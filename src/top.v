==> flow/design.v <==
module top
(
	input           ARST_N,
	input           XTAL_IN,
	input           PSW,
	input           UART_RX,
	output          UART_TX,
	output  [7:0]   MATRIX_COL_SEG7_ELEM,
	output  [7:0]   MATRIX_ROW,
	output          SEG7_CA,
	input   [7:0]   DIPSW,
	output  [3:0]   CHARLCD_DB,  
	output          CHARLCD_E,
	output          CHARLCD_RW,
	output          CHARLCD_RS,
	output  [5:0]   LED
);
	assign CHARLCD_DB = 4'd0;
	assign CHARLCD_E = 1'b0;
	assign CHARLCD_RW = 1'b0;
	assign CHARLCD_RS = 1'b0;
	function [8:0] led_row_f;
		input [3:0] led_row_arg;
		begin
		case (led_row_arg)
			4'd0: led_row_f = 9'b100000000;
			4'd1: led_row_f = 9'b010000000;
			4'd2: led_row_f = 9'b001000000;
			4'd3: led_row_f = 9'b000100000;
			4'd4: led_row_f = 9'b000010000;
			4'd5: led_row_f = 9'b000001000;
			4'd6: led_row_f = 9'b000000100;
			4'd7: led_row_f = 9'b000000010;
			4'd8: led_row_f = 9'b000000001;
		endcase
		end
	endfunction
	function [7:0] led_col_f;
		input [3:0] led_row_arg;
		input [7:0] led_col_0_arg;
		input [7:0] led_col_1_arg;
		input [7:0] led_col_2_arg;
		input [7:0] led_col_3_arg;
		input [7:0] led_col_4_arg;
		input [7:0] led_col_5_arg;
		input [7:0] led_col_6_arg;
		input [7:0] led_col_7_arg;
		input [7:0] led_col_8_arg;
		begin
		case (led_row_arg)
			4'd0 : led_col_f = led_col_0_arg;
			4'd1 : led_col_f = led_col_1_arg;
			4'd2 : led_col_f = led_col_2_arg;
			4'd3 : led_col_f = led_col_3_arg;
			4'd4 : led_col_f = led_col_4_arg;
			4'd5 : led_col_f = led_col_5_arg;
			4'd6 : led_col_f = led_col_6_arg;
			4'd7 : led_col_f = led_col_7_arg;
			4'd8 : led_col_f = led_col_8_arg;
		endcase
		end
	endfunction
	reg     [31:0]  ledcnt_r;
	reg     [5:0]   led_r;
	assign LED = led_r;
	always @ (posedge XTAL_IN or negedge ARST_N) begin
		if (!ARST_N) begin
			ledcnt_r <= 24'd0;
		end else if (ledcnt_r < 24'd400_0000) begin
			ledcnt_r <= ledcnt_r + 1;
		end else begin
			ledcnt_r <= 24'd0;
		end
	end
	always @ (posedge XTAL_IN or negedge ARST_N) begin
		if (!ARST_N) begin
			led_r <= 6'b111110;
		end else if (ledcnt_r == 24'd400_0000) begin
			led_r[5:0] <= {led_r[4:0],led_r[5]};
		end else begin
			led_r <= led_r;
		end
	end
	reg [13:0] dyn_refresh_cnt_r;
	reg [21:0] row_slide_cnt_r;
	reg [3:0] led_row_r;
	reg [7:0] led_col_0_r;
	reg [7:0] led_col_1_r;
	reg [7:0] led_col_2_r;
	reg [7:0] led_col_3_r;
	reg [7:0] led_col_4_r;
	reg [7:0] led_col_5_r;
	reg [7:0] led_col_6_r;
	reg [7:0] led_col_7_r;
	reg [7:0] led_col_8_r;
	assign {SEG7_CA, MATRIX_ROW} = led_row_f(led_row_r);
	assign MATRIX_COL_SEG7_ELEM = led_col_f(led_row_r,
	                                        led_col_0_r,
	                                        led_col_1_r,
	                                        led_col_2_r,
	                                        led_col_3_r,
	                                        led_col_4_r,
	                                        led_col_5_r,
	                                        led_col_6_r,
	                                        led_col_7_r,
	                                        led_col_8_r);
	always @ (posedge XTAL_IN) begin
		dyn_refresh_cnt_r <= dyn_refresh_cnt_r + 14'd1;
	end
	always @ (posedge XTAL_IN) begin
		row_slide_cnt_r <= row_slide_cnt_r + 22'd1;
	end
	always @ (posedge XTAL_IN or negedge ARST_N) begin
		if (! ARST_N) begin
			led_col_0_r <= 8'b00000000;
			led_col_1_r <= 8'b00011000;
			led_col_2_r <= 8'b00100100;
			led_col_3_r <= 8'b01000010;
			led_col_4_r <= 8'b10000001;
			led_col_5_r <= 8'b10000001;
			led_col_6_r <= 8'b01000010;
			led_col_7_r <= 8'b00100100;
			led_col_8_r <= 8'b00011000;
		end else if (row_slide_cnt_r == 22'd0) begin
			led_col_0_r <= ~DIPSW;
			led_col_1_r <= led_col_2_r;
			led_col_2_r <= led_col_3_r;
			led_col_3_r <= led_col_4_r;
			led_col_4_r <= led_col_5_r;
			led_col_5_r <= led_col_6_r;
			led_col_6_r <= led_col_7_r;
			led_col_7_r <= led_col_8_r;
			led_col_8_r <= led_col_1_r;
		end else begin
			led_col_0_r <= led_col_0_r;
			led_col_1_r <= led_col_1_r;
			led_col_2_r <= led_col_2_r;
			led_col_3_r <= led_col_3_r;
			led_col_4_r <= led_col_4_r;
			led_col_5_r <= led_col_5_r;
			led_col_6_r <= led_col_6_r;
			led_col_7_r <= led_col_7_r;
			led_col_8_r <= led_col_8_r;
		end
	end
	always @ (posedge XTAL_IN or negedge ARST_N) begin
		if (! ARST_N) begin
			led_row_r <= 4'd0;
		end else if (dyn_refresh_cnt_r == 14'd0) begin
			if (led_row_r == 4'd8) begin
				led_row_r <= 4'd0;
			end else begin
				led_row_r <= led_row_r + 4'd1;
			end
		end else begin
			led_row_r <= led_row_r;
		end
	end
endmodule
[From RTL to reports: top]
Tool output for the design above, in the order of the flow.
Lines are those of the file above, counted from 1.
Operators carry their Yosys type and port widths (W data, S select, Z words).
Library cell names are shortened.
Not given: --
Set-up
  top: top
  clock input: XTAL_IN
  standard-cell library: sky130hd
  timing corner: tt_025C_1v80

[Word level]
Source: Yosys, flattened and elaborated, memories not mapped. Widths are those after wreduce; folded enables and synchronous resets count as part of the registers. Registers that Yosys merges into a memory's read port (data or address) are not register bits. Print and check cells do not count. Equal cells are merged and count once.
Word-level totals
  cells after elaboration: 36
  bits of input ports: 12
  register bits after elaboration: 150
Operators by class
  $lt $le $gt $ge: 1
  muxes and demuxes: 4
  add/sub/neg operators: 4
  reduce/logical cells: 3
  bitwise logic cells: 1
  eq/ne operators: 9
Operator list (count)
  $pmux W9 S9: 1
  $pmux W8 S9: 1
  $add A32 B1 Y32 const B: 1
  $lt A32 B22 Y1 const B: 1
  $eq A32 B22 Y1 const B: 1
  $mux W32: 1
  $add A22 B1 Y22 const B: 1
  $logic_not A22 Y1: 1
  $eq A4 B3 Y1 const B: 4
  $add A14 B1 Y14 const B: 1
  $logic_not A14 Y1: 1
  $eq A4 B2 Y1 const B: 2
  $not A8 Y8: 1
  $add A4 B1 Y4 const B: 1
  $eq A4 B1 Y1 const B: 1
  $eq A4 B4 Y1 const B: 1
  $logic_not A4 Y1: 1
  $mux W4: 1

[Longest topological paths]
Depth = most cells in a row (Yosys ltp): at word level without a register or memory, in the mapped netlist without a sequential cell, where the memories' decode and read muxes count.
Logic depth
  depth in word-level cells: 2
  ABC_AREA: 0
  depth in mapped cells: 8
  depth with buffers taken out: 6

[Mapped cells and area]
The flow's flattened synthesis, as Yosys stat reports it; memories are mapped. The netlist is that of the ABC_AREA named above (0 if unset); the other value can give another one.
Mapped netlist
  flip-flop cells: 150
  chip area (Yosys): 6605.1 sq um
  cells in the netlist: 552
  sequential part of the area: 3599.7 sq um
  buffers: 28
Cell types
  dfrtp_1: count 93, total area 2.33E+03 sq um
  mux2_2: count 66, total area 743.213 sq um
  dfxtp_1: count 36, total area 720.691 sq um
  dfstp_2: count 21, total area 551.779 sq um
  xnor2_1: count 32, total area 280.269 sq um
  a22oi_1: count 24, total area 180.173 sq um
  ha_1: count 10, total area 125.12 sq um
  nor2_1: count 33, total area 123.869 sq um
  xor2_1: count 13, total area 113.859 sq um
  nand3_1: count 21, total area 105.101 sq um
  inv_1: count 23, total area 86.333 sq um
  nand4_1: count 13, total area 81.328 sq um
  mux2i_1: count 8, total area 80.077 sq um
  buf_6: count 7, total area 78.826 sq um
  nor4_1: count 12, total area 75.072 sq um
  a221oi_1: count 8, total area 70.067 sq um
  buf_4: count 8, total area 60.058 sq um
  mux2_1: count 5, total area 56.304 sq um
Other cell types: 39; their cells: 119.

[Path before layout]
Path of least setup slack by OpenSTA after synthesis, without wires, with an ideal clock, recovery checks aside; 20% of the period is set as input and as output delay. Where synthesis merged equal registers, the netlist keeps one of their names.
Timing after synthesis
  path kind: register -> output
  start: reg led_row_r[0]
  end: out MATRIX_COL_SEG7_ELEM[6]
  period: 4.02 ns
  path slack: 1.268 ns
  path delay: 1.948 ns
  arrival: 1.948 ns
  driving pins on the path: 9
  output delay: 0.804 ns
  synthesis period reached: 2.752 ns
"path delay" is the arrival time less input delay plus setup time.
At an output port there is no setup time.
"driving pins on the path": output pins that drive a net of the path, with the launching flip-flop's if there is one; two outputs of one cell count as two.
"synthesis period reached" = period - worst setup slack (recovery checks aside). The figure is calculated, with input and output delays left at 20% of the set period.
Between the ends stands the longest chain of elaborated cells between them, by number of cells; it is not shown to be the way that was timed. Of several equally long chains one is given.
A line is the first line of the expression or statement that the cell stems from. Yosys adds cells for indexed reads and writes and turns some case tables into memories.
At most two assigning lines are given for a register; there are more.
Between the ends, after synthesis
  cells stage by stage: dfrtp_1 > inv_1 > ha_1 > clkbuf_1 > a2111oi_0 > o21bai_1 > clkbuf_1 > nor2_1 > a31oi_1
  cells in the longest elaborated chain: 2
  elaborated cells on any way between the ends: 10
  classes of those cells: eq/ne (8); mux (1); reduce/logical (1)
Ends and longest elaborated chain, after synthesis
  from (decl): line 86  | reg [3:0] led_row_r;
  from (assign): line 153  | led_row_r <= led_row_r + 4'd1;
  from (assign): line 156  | led_row_r <= led_row_r;
  $eq A4 B4 Y1: line 50  | case (led_row_arg)
  $pmux W8 S9: line 50
  to (decl): line 8  | output [7:0] MATRIX_COL_SEG7_ELEM,

[Worst path after layout]
From the final timing report of entry A: the path of least setup slack in the routed layout; clock arrival at registers is part of the times.
Timing post-layout
  path kind: register -> output
  start: reg led_row_r[0]
  end: out MATRIX_COL_SEG7_ELEM[5]
  arrival: 2.18 ns
  output delay: 0.43 ns
  period: 2.17 ns
  driving pins on the path: 8
  path slack: -0.44 ns
Between the ends stands the longest chain of elaborated cells between them, by number of cells; it is not shown to be the way that was timed. Of several equally long chains one is given.
At most two assigning lines are given for a register; there are more.
Between the ends, post-layout
  cells stage by stage: dfrtp_2 > buf_6 > ha_4 > a2111oi_4 > o21bai_4 > buf_6 > a31oi_2 > buf_2
  cells in the longest elaborated chain: 2
  elaborated cells on any way between the ends: 10
  classes of those cells: eq/ne (8); mux (1); reduce/logical (1)
Ends and longest elaborated chain, post-layout
  from (decl): line 86  | reg [3:0] led_row_r;
  from (assign): line 153  | led_row_r <= led_row_r + 4'd1;
  from (assign): line 156  | led_row_r <= led_row_r;
  $eq A4 B4 Y1: line 50  | case (led_row_arg)
  $pmux W8 S9: line 50
  to (decl): line 8  | output [7:0] MATRIX_COL_SEG7_ELEM,

Subject: flow runs of top

Hi,

Module top, platform sky130hd: 2 stored runs of the flow (Yosys, OpenROAD) with differing settings, in no particular order. Input and output delays are each 20% of the period that was set; the output load is 0.01 pF.
"finish__power__total" rests on the timing tool's default activity at the inputs, not on a simulated workload.

Flow files of entry A
==> flow/run.sh <==
#!/bin/bash
# the make line also repeats the synthesis and layout settings of config.mk as NAME=value (left out here)
make -C /OpenROAD-flow-scripts/flow DESIGN_CONFIG=/design/flow/config.mk WORK_HOME=/design/flow/orfs CLKGATE_MAP_FILE= finish
==> flow/config.mk <==
export PLATFORM = sky130hd
export DESIGN_NAME = top
export DESIGN_NICKNAME = top
export VERILOG_FILES = /design/flow/design.v
export SDC_FILE = /design/flow/constraint.sdc
export NUM_CORES = 4
export LEC_CHECK = 0
export CAP_MARGIN = 20
export CORE_MARGIN = 2
export CORE_UTILIZATION = 40
export SLEW_MARGIN = 20
==> flow/constraint.sdc <==
create_clock -name core_clock -period 2.17 [get_ports {XTAL_IN}]
set_input_delay 0.4340 -clock core_clock [delete_from_list [all_inputs] [get_ports {XTAL_IN}]]
set_output_delay 0.4340 -clock core_clock [all_outputs]
set_load 0.01 [all_outputs]

report of entry A
yosys chip area after synthesis (um^2): 6605.1
finish__design__die__area: 17556.2
finish__design__instance__area__stdcell: 8470.6
finish__design__instance__utilization: 0.5294
finish__timing__setup__ws: -0.445
finish__timing__setup__tns: -3.895
finish__timing__hold__ws: 0.069
finish__power__total: 6.030e-03

Flow files of entry B
==> flow/run.sh <==
#!/bin/bash
# the make line also repeats the synthesis and layout settings of config.mk as NAME=value (left out here)
make -C /OpenROAD-flow-scripts/flow DESIGN_CONFIG=/design/flow/config.mk WORK_HOME=/design/flow/orfs CLKGATE_MAP_FILE= finish
==> flow/config.mk <==
export PLATFORM = sky130hd
export DESIGN_NAME = top
export DESIGN_NICKNAME = top
export VERILOG_FILES = /design/flow/design.v
export SDC_FILE = /design/flow/constraint.sdc
export NUM_CORES = 4
export LEC_CHECK = 0
export CAP_MARGIN = 20
export CORE_ASPECT_RATIO = 1.15
export CORE_MARGIN = 2
export CORE_UTILIZATION = 54
export GPL_ROUTABILITY_DRIVEN = 1
export HOLD_SLACK_MARGIN = 0.25
export PLACE_DENSITY = 0.37
export SLEW_MARGIN = 20
export TNS_END_PERCENT = 70
==> flow/constraint.sdc <==
create_clock -name core_clock -period 1.54 [get_ports {XTAL_IN}]
set_input_delay 0.3080 -clock core_clock [delete_from_list [all_inputs] [get_ports {XTAL_IN}]]
set_output_delay 0.3080 -clock core_clock [all_outputs]
set_load 0.01 [all_outputs]

report of entry B
yosys chip area after synthesis (um^2): 6605.1
finish__design__die__area: 13134.1
finish__design__instance__area__stdcell: 10263.6
finish__design__instance__utilization: 0.8555
finish__timing__setup__ws: -1.125
finish__timing__setup__tns: -55.151
finish__timing__hold__ws: 0.361
finish__power__total: 7.965e-03

Regards
