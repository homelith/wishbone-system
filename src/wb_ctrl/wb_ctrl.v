==> flow/design.v <==
module wb_ctrl(
	input           wb_rst_i,
	input           wb_clk_i,
	output  [11:0]  wb_adr_o,
	input   [31:0]  wb_dat_i,
	output  [31:0]  wb_dat_o,
	output          wb_we_o,
	output  [3:0]   wb_sel_o,
	output          wb_stb_o,
	input           wb_ack_i,
	output          wb_cyc_o
);
	parameter INST_WAIT       = 4'd0;
	parameter INST_READ       = 4'd1;
	parameter INST_WRITE_IMD  = 4'd2;
	parameter WAIT_INFTY = 32'hFFFF_FFFF;
	wire    [47:0]  curr_inst;
	wire    [3:0]   curr_inst_type;
	wire    [11:0]  curr_inst_addr;
	wire    [31:0]  curr_inst_value;
	wire            end_curr_inst;
	reg     [7:0]   prog_count_r;
	reg             start_curr_inst_r;
	reg     [31:0]  wait_count_r;
	reg     [11:0]  address_r;
	reg     [31:0]  data_r;
	reg             we_r;
	reg             stb_r;
	reg             cyc_r;
	assign wb_adr_o = address_r;
	assign wb_dat_o = data_r;
	assign wb_sel_o = 4'b1111;
	assign wb_we_o  = we_r;
	assign wb_stb_o = stb_r;
	assign wb_cyc_o = cyc_r;
	function [47:0] inst_mem_f;
		input [7:0] prog_count_arg;
		case (prog_count_r)
			8'd0    : inst_mem_f = {      INST_WAIT, 12'h000,    WAIT_INFTY};
			8'd1    : inst_mem_f = { INST_WRITE_IMD, 12'h000, 32'h0000_0002};
			8'd2    : inst_mem_f = {      INST_READ, 12'h100,         32'b0};
			default : inst_mem_f = {      INST_WAIT, 12'h000,    WAIT_INFTY};
		endcase
	endfunction
	assign curr_inst       = inst_mem_f(prog_count_r);
	assign curr_inst_type  = curr_inst[47:44];
	assign curr_inst_addr  = curr_inst[43:32];
	assign curr_inst_value = curr_inst[31:0];
	function end_curr_inst_f;
		input  [3:0] curr_inst_type_arg;
		input        start_curr_inst_arg;
		input [31:0] wait_count_arg;
		input        wb_ack_i_arg;
		case (curr_inst_type_arg)
			INST_WAIT       : end_curr_inst_f = ((|wait_count_arg) == 1'b0);
			INST_READ       : end_curr_inst_f = ~start_curr_inst_arg & wb_ack_i_arg;
			INST_WRITE_IMD  : end_curr_inst_f = ~start_curr_inst_arg & wb_ack_i_arg;
			default         : end_curr_inst_f = 1'b0;
		endcase
	endfunction
	assign end_curr_inst = end_curr_inst_f(curr_inst_type, start_curr_inst_r, wait_count_r, wb_ack_i);
	always @ (posedge wb_clk_i) begin
		if (wb_rst_i) begin
			prog_count_r <= 8'd0;
		end else if (end_curr_inst == 1'b1) begin
			prog_count_r <= prog_count_r + 8'd1;
		end else begin
			prog_count_r <= prog_count_r;
		end
	end
	always @ (posedge wb_clk_i) begin
		if (wb_rst_i) begin
			start_curr_inst_r <= 1'b1;
		end else if (end_curr_inst == 1'b1) begin
			start_curr_inst_r <= 1'b1;
		end else begin
			start_curr_inst_r <= 1'b0;
		end
	end
	always @ (posedge wb_clk_i) begin
		if (wb_rst_i) begin
			address_r <= 12'd0;
		end else if (start_curr_inst_r == 1'b1) begin
			address_r <= curr_inst_addr;
		end else begin
			address_r <= address_r;
		end
	end
	function [31:0] data_f;
		input [3:0]  curr_inst_type_arg;
		input [31:0] curr_data_arg;
		input [31:0] curr_inst_value_arg;
		input [31:0] wb_dat_i_arg;
		input        wb_ack_i_arg;
		input        start_curr_inst_arg;
		case (curr_inst_type_arg)
			INST_READ : begin
				if (wb_ack_i_arg) begin
					data_f = wb_dat_i_arg;
				end else begin
					data_f = curr_data_arg;
				end
			end
			INST_WRITE_IMD : begin
				if (start_curr_inst_arg) begin
					data_f = curr_inst_value_arg;
				end else begin
					data_f = curr_data_arg;
				end
			end
			default : begin
				data_f = curr_data_arg;
			end
		endcase
	endfunction
	always @ (posedge wb_clk_i) begin
		if (wb_rst_i) begin
			data_r <= 32'd0;
		end else begin
			data_r <= data_f(curr_inst_type,
			                 data_r,
			                 curr_inst_value,
			                 wb_dat_i,
			                 wb_ack_i,
			                 start_curr_inst_r);
		end
	end
	always @ (posedge wb_clk_i) begin
		if (wb_rst_i) begin
			stb_r <= 1'b0;
		end else if (start_curr_inst_r && curr_inst_type == INST_READ) begin
			stb_r <= 1'b1;
		end else begin
			stb_r <= 1'b0;
		end
	end
	always @ (posedge wb_clk_i) begin
		if (wb_rst_i) begin
			we_r <= 1'b0;
		end else if (end_curr_inst) begin
			we_r <= 1'b0;
		end else if (start_curr_inst_r && curr_inst_type == INST_WRITE_IMD) begin
			we_r <= 1'b1;
		end else begin
			we_r <= we_r;
		end
	end
	always @ (posedge wb_clk_i) begin
		if (wb_rst_i) begin
			wait_count_r <= WAIT_INFTY;
		end else if (start_curr_inst_r == 1'b1 && curr_inst_type == INST_WAIT) begin
			wait_count_r <= curr_inst_value;
		end else if ((&wait_count_r) == 1'b1) begin
			wait_count_r <= wait_count_r;
		end else begin
			wait_count_r <= wait_count_r - 32'd1;
		end
	end
endmodule
From RTL to reports: wb_ctrl
The steps from the RTL of wb_ctrl to its reports follow in flow order.
Lines are those of the file above, counted from 1.
Operators carry their Yosys type and port widths (W data, S select, Z words).
Cell names lack the library's common part.
{"block": "inputs", "design": "wb_ctrl", "clock_port": "wb_clk_i", "cell_library": "sky130hd", "lib_corner": "tt_025C_1v80"}

Word-level counts
Yosys after proc, flatten, opt, wreduce and memory -nomap, before mapping. Memory bits, and registers merged into a memory's read port (data or address), are not among the register bits. Print and check cells are not counted.
{"block": "word_totals", "reg_bits": 87, "input_bits": 35, "out_inout_bits": 51, "word_cells": 38}
{"block": "op_classes", "add_sub_neg": 2, "eq_ne": 7, "muxes": 9, "n_logic": 3, "reduce_and_logical": 10}
{"block": "ops", "op": "$mux W32", "n": 4}
{"block": "ops", "op": "$pmux W46 S2", "n": 1}
{"block": "ops", "op": "$pmux W32 S2", "n": 1}
{"block": "ops", "op": "$sub A32 B1 Y32 const B", "n": 1}
{"block": "ops", "op": "$reduce_and A32 Y1", "n": 1}
{"block": "ops", "op": "$reduce_or A32 Y1", "n": 1}
{"block": "ops", "op": "$add A8 B1 Y8 const B", "n": 1}
{"block": "ops", "op": "$eq A8 B1 Y1 const B", "n": 1}
{"block": "ops", "op": "$eq A8 B2 Y1 const B", "n": 1}
{"block": "ops", "op": "$ne A2 B2 Y1 const B", "n": 3}
{"block": "ops", "op": "$reduce_or A2 Y1", "n": 2}
{"block": "ops", "op": "$logic_not A4 Y1", "n": 1}
{"block": "ops", "op": "$logic_and A1 B1 Y1", "n": 3}
{"block": "ops", "op": "$reduce_and A3 Y1", "n": 1}
{"block": "ops", "op": "$not A1 Y1", "n": 2}
{"block": "ops", "op": "$eq A2 B1 Y1 const B", "n": 1}
{"block": "ops", "op": "$eq A2 B2 Y1 const B", "n": 1}
{"block": "ops", "op": "$reduce_bool A2 Y1", "n": 1}
{"block": "ops", "op": "$pmux W1 S2", "n": 1}
{"block": "ops", "op": "$mux W1", "n": 2}
{"block": "ops", "op": "$and A1 B1 Y1", "n": 1}

Logic depth
Longest topological path by Yosys (ltp), each cell counted once; first at word level (registers and memories cut), then after technology mapping (sequential cells cut; the memories' decode and read muxes count).
{"block": "depth", "word_depth": 6, "abc_area": 0, "depth_mapped": 12}

Synthesis result
Source: synth_stat.txt of the flow (Yosys; design flattened, memories mapped). It holds for the ABC_AREA given above (unset counts as 0); a run with the other value may have another netlist.
{"block": "by_type", "cell_type": "dfxtp_1", "n": 76}
{"block": "by_type", "cell_type": "a311oi_1", "n": 31}
{"block": "by_type", "cell_type": "nand2b_1", "n": 42}
{"block": "by_type", "cell_type": "nor2_1", "n": 60}
{"block": "by_type", "cell_type": "ha_1", "n": 10}
{"block": "by_type", "cell_type": "buf_4", "n": 16}
{"block": "by_type", "cell_type": "clkbuf_1", "n": 29}
{"block": "by_type", "cell_type": "nand4_1", "n": 16}
{"block": "by_type", "cell_type": "o21ai_0", "n": 19}
{"block": "by_type", "cell_type": "a21oi_1", "n": 17}
{"block": "by_type", "cell_type": "nand2_1", "n": 20}
{"block": "by_type", "cell_type": "mux2_1", "n": 6}
{"block": "by_type", "cell_type": "nand3_1", "n": 13}
{"block": "by_type", "cell_type": "xnor2_1", "n": 7}
{"block": "by_type", "cell_type": "nor3_1", "n": 12}
{"block": "by_type", "cell_type": "or4_1", "n": 8}
{"block": "by_type", "cell_type": "o31ai_1", "n": 7}
{"block": "by_type", "cell_type": "a211oi_1", "n": 6}
Other cell types: 36; their cells: 85.
{"block": "synth_totals", "cells": 480, "area_um2": 4057.6, "flip_flops": 76, "buffers": 49}

Worst setup path after synthesis
OpenSTA on the mapped netlist: ideal clock, no wires. The path of least setup slack (recovery checks aside). Input and output delay are each 20% of the period. Register names are those of the netlist, which keeps one name where synthesis merged equal registers.
{"block": "synth_path", "kind": "reg-to-reg", "start": "reg prog_count_r[6]", "end": "reg prog_count_r[5]", "clock_period_ps": 4900, "setup_time_ps": 123, "arrival_time_ps": 2706, "path_slack_ps": 2071, "path_delay_ps": 2829, "path_stages": 10, "n_path_buf": 1, "synth_period_reached_ps": 2829}
"path_delay_ps" = arrival - input delay + setup time.
"path_stages" counts driving pins, that of a launching flip-flop among them; a cell with two outputs on the path counts twice.
"synth_period_reached_ps" = period - worst setup slack (recovery checks aside). The figure is calculated, with input and output delays left at 20% of the set period.
The rows between start and end are the longest chain of elaborated cells between them; the timing report does not say that the signal goes this way. Where chains are equally long, one stands for them.
A line is the first line of the expression or statement that the cell stems from. Yosys adds cells for indexed reads and writes and turns some case tables into memories.
A register here has more assigning lines than the two given.
{"block": "synth_via", "cell_sequence": "dfxtp_1 -> or4_1 -> nor3_1 -> and2_1 -> ha_1 -> or4_1 -> clkbuf_1 -> nand2b_1 -> o22ai_1 -> mux2_1", "elab_chain_len": 5, "cells_between": 8, "classes_between": "eq/ne: 4; mux: 2; reduce/logical: 2"}
{"block": "synth_lines", "item": "start, declared", "line": 22, "text": "reg [7:0] prog_count_r;"}
{"block": "synth_lines", "item": "start, assigned", "line": 66, "text": "prog_count_r <= prog_count_r + 8'd1;"}
{"block": "synth_lines", "item": "start, assigned", "line": 68, "text": "prog_count_r <= prog_count_r;"}
{"block": "synth_lines", "item": "$eq A8 B2 Y1", "line": 38, "text": "case (prog_count_r)"}
{"block": "synth_lines", "item": "$pmux W46 S2", "line": 38}
{"block": "synth_lines", "item": "$eq A2 B1 Y1", "line": 54, "text": "case (curr_inst_type_arg)"}
{"block": "synth_lines", "item": "$reduce_or A2 Y1"}
{"block": "synth_lines", "item": "$pmux W1 S2", "line": 54}
{"block": "synth_lines", "item": "end, assigned", "line": 66}
{"block": "synth_lines", "item": "end, assigned", "line": 68}
{"block": "synth_lines", "item": "end, declared", "line": 22}

Worst path after layout
Path of least setup slack in the final report of run 1 (OpenROAD, finished layout, wires in). Where an end is a register, its clock arrival counts in the times.
The path's times are printed in steps of 10 ps; the period is the one set.
{"block": "layout_path", "kind": "reg-to-reg", "start": "reg prog_count_r[4]", "end": "reg prog_count_r[7]", "clock_period_ps": 2060, "setup_time_ps": 100, "arrival_time_ps": 2850, "path_slack_ps": -520, "path_stages": 9, "n_path_buf": 0}
The rows between start and end are the longest chain of elaborated cells between them; the timing report does not say that the signal goes this way. Where chains are equally long, one stands for them.
A register here has more assigning lines than the two given.
{"block": "layout_via", "cell_sequence": "dfxtp_2 -> or4_4 -> nor3_4 -> and2_4 -> ha_4 -> or4_4 -> nand2b_4 -> o22ai_4 -> mux2_4", "elab_chain_len": 5, "cells_between": 9, "classes_between": "add/sub: 1; eq/ne: 4; mux: 2; reduce/logical: 2"}
{"block": "layout_lines", "item": "start, declared", "line": 22, "text": "reg [7:0] prog_count_r;"}
{"block": "layout_lines", "item": "start, assigned", "line": 66, "text": "prog_count_r <= prog_count_r + 8'd1;"}
{"block": "layout_lines", "item": "start, assigned", "line": 68, "text": "prog_count_r <= prog_count_r;"}
{"block": "layout_lines", "item": "$eq A8 B2 Y1", "line": 38, "text": "case (prog_count_r)"}
{"block": "layout_lines", "item": "$pmux W46 S2", "line": 38}
{"block": "layout_lines", "item": "$eq A2 B1 Y1", "line": 54, "text": "case (curr_inst_type_arg)"}
{"block": "layout_lines", "item": "$reduce_or A2 Y1"}
{"block": "layout_lines", "item": "$pmux W1 S2", "line": 54}
{"block": "layout_lines", "item": "end, assigned", "line": 66}
{"block": "layout_lines", "item": "end, assigned", "line": 68}
{"block": "layout_lines", "item": "end, declared", "line": 22}

FLOW RESULTS
============

wb_ctrl through Yosys and OpenROAD on sky130hd: 2 stored runs, unordered, with their settings and measured results. The constraints put input and output delay at 20% of the set period each and load the outputs with 0.01 pF.
"period_reached_ps" means the clock period less the worst setup slack. The figure is calculated, with input and output delays left at 20% of the set period.
"timing.worst_path_ps" = time allowed to the worst setup path (clock period - input delay - output delay, where it has them) - its slack; a late launch clock adds to it, a late capture clock takes from it.
"timing.worst_path_ps" is given in steps of 10 ps.

{"run": "run 1", "settings": { "period_ns": 2.06, "CAP_MARGIN": 20, "CORE_MARGIN": 2, "CORE_UTILIZATION": 40, "SLEW_MARGIN": 20 }, "results": { "timing.worst_path_ps": 2580, "timing.worst_path_kind": "reg-to-reg", "final_setup_ws_ps": -525, "dieArea_um2": 10965.2, "final_cell_area_um2": 6607.6, "synthArea_um2": 4057.6, "period_reached_ps": 2585 }}
{"run": "run 2", "settings": { "period_ns": 2.4, "CORE_UTILIZATION": 48, "PLACE_DENSITY": 0.58, "CORE_ASPECT_RATIO": 1.85, "CORE_MARGIN": 3, "CELL_PAD_IN_SITES_DETAIL_PLACEMENT": 0, "GPL_TIMING_DRIVEN": 1, "CTS_CLUSTER_DIAMETER": 275, "SLEW_MARGIN": 10, "MAX_ROUTING_LAYER": "met4", "CAP_MARGIN": 20 }, "results": { "timing.worst_path_ps": 2620, "timing.worst_path_kind": "reg-to-reg", "final_setup_ws_ps": -216, "dieArea_um2": 9645.0, "final_cell_area_um2": 5964.5, "synthArea_um2": 4057.6, "period_reached_ps": 2616 }}
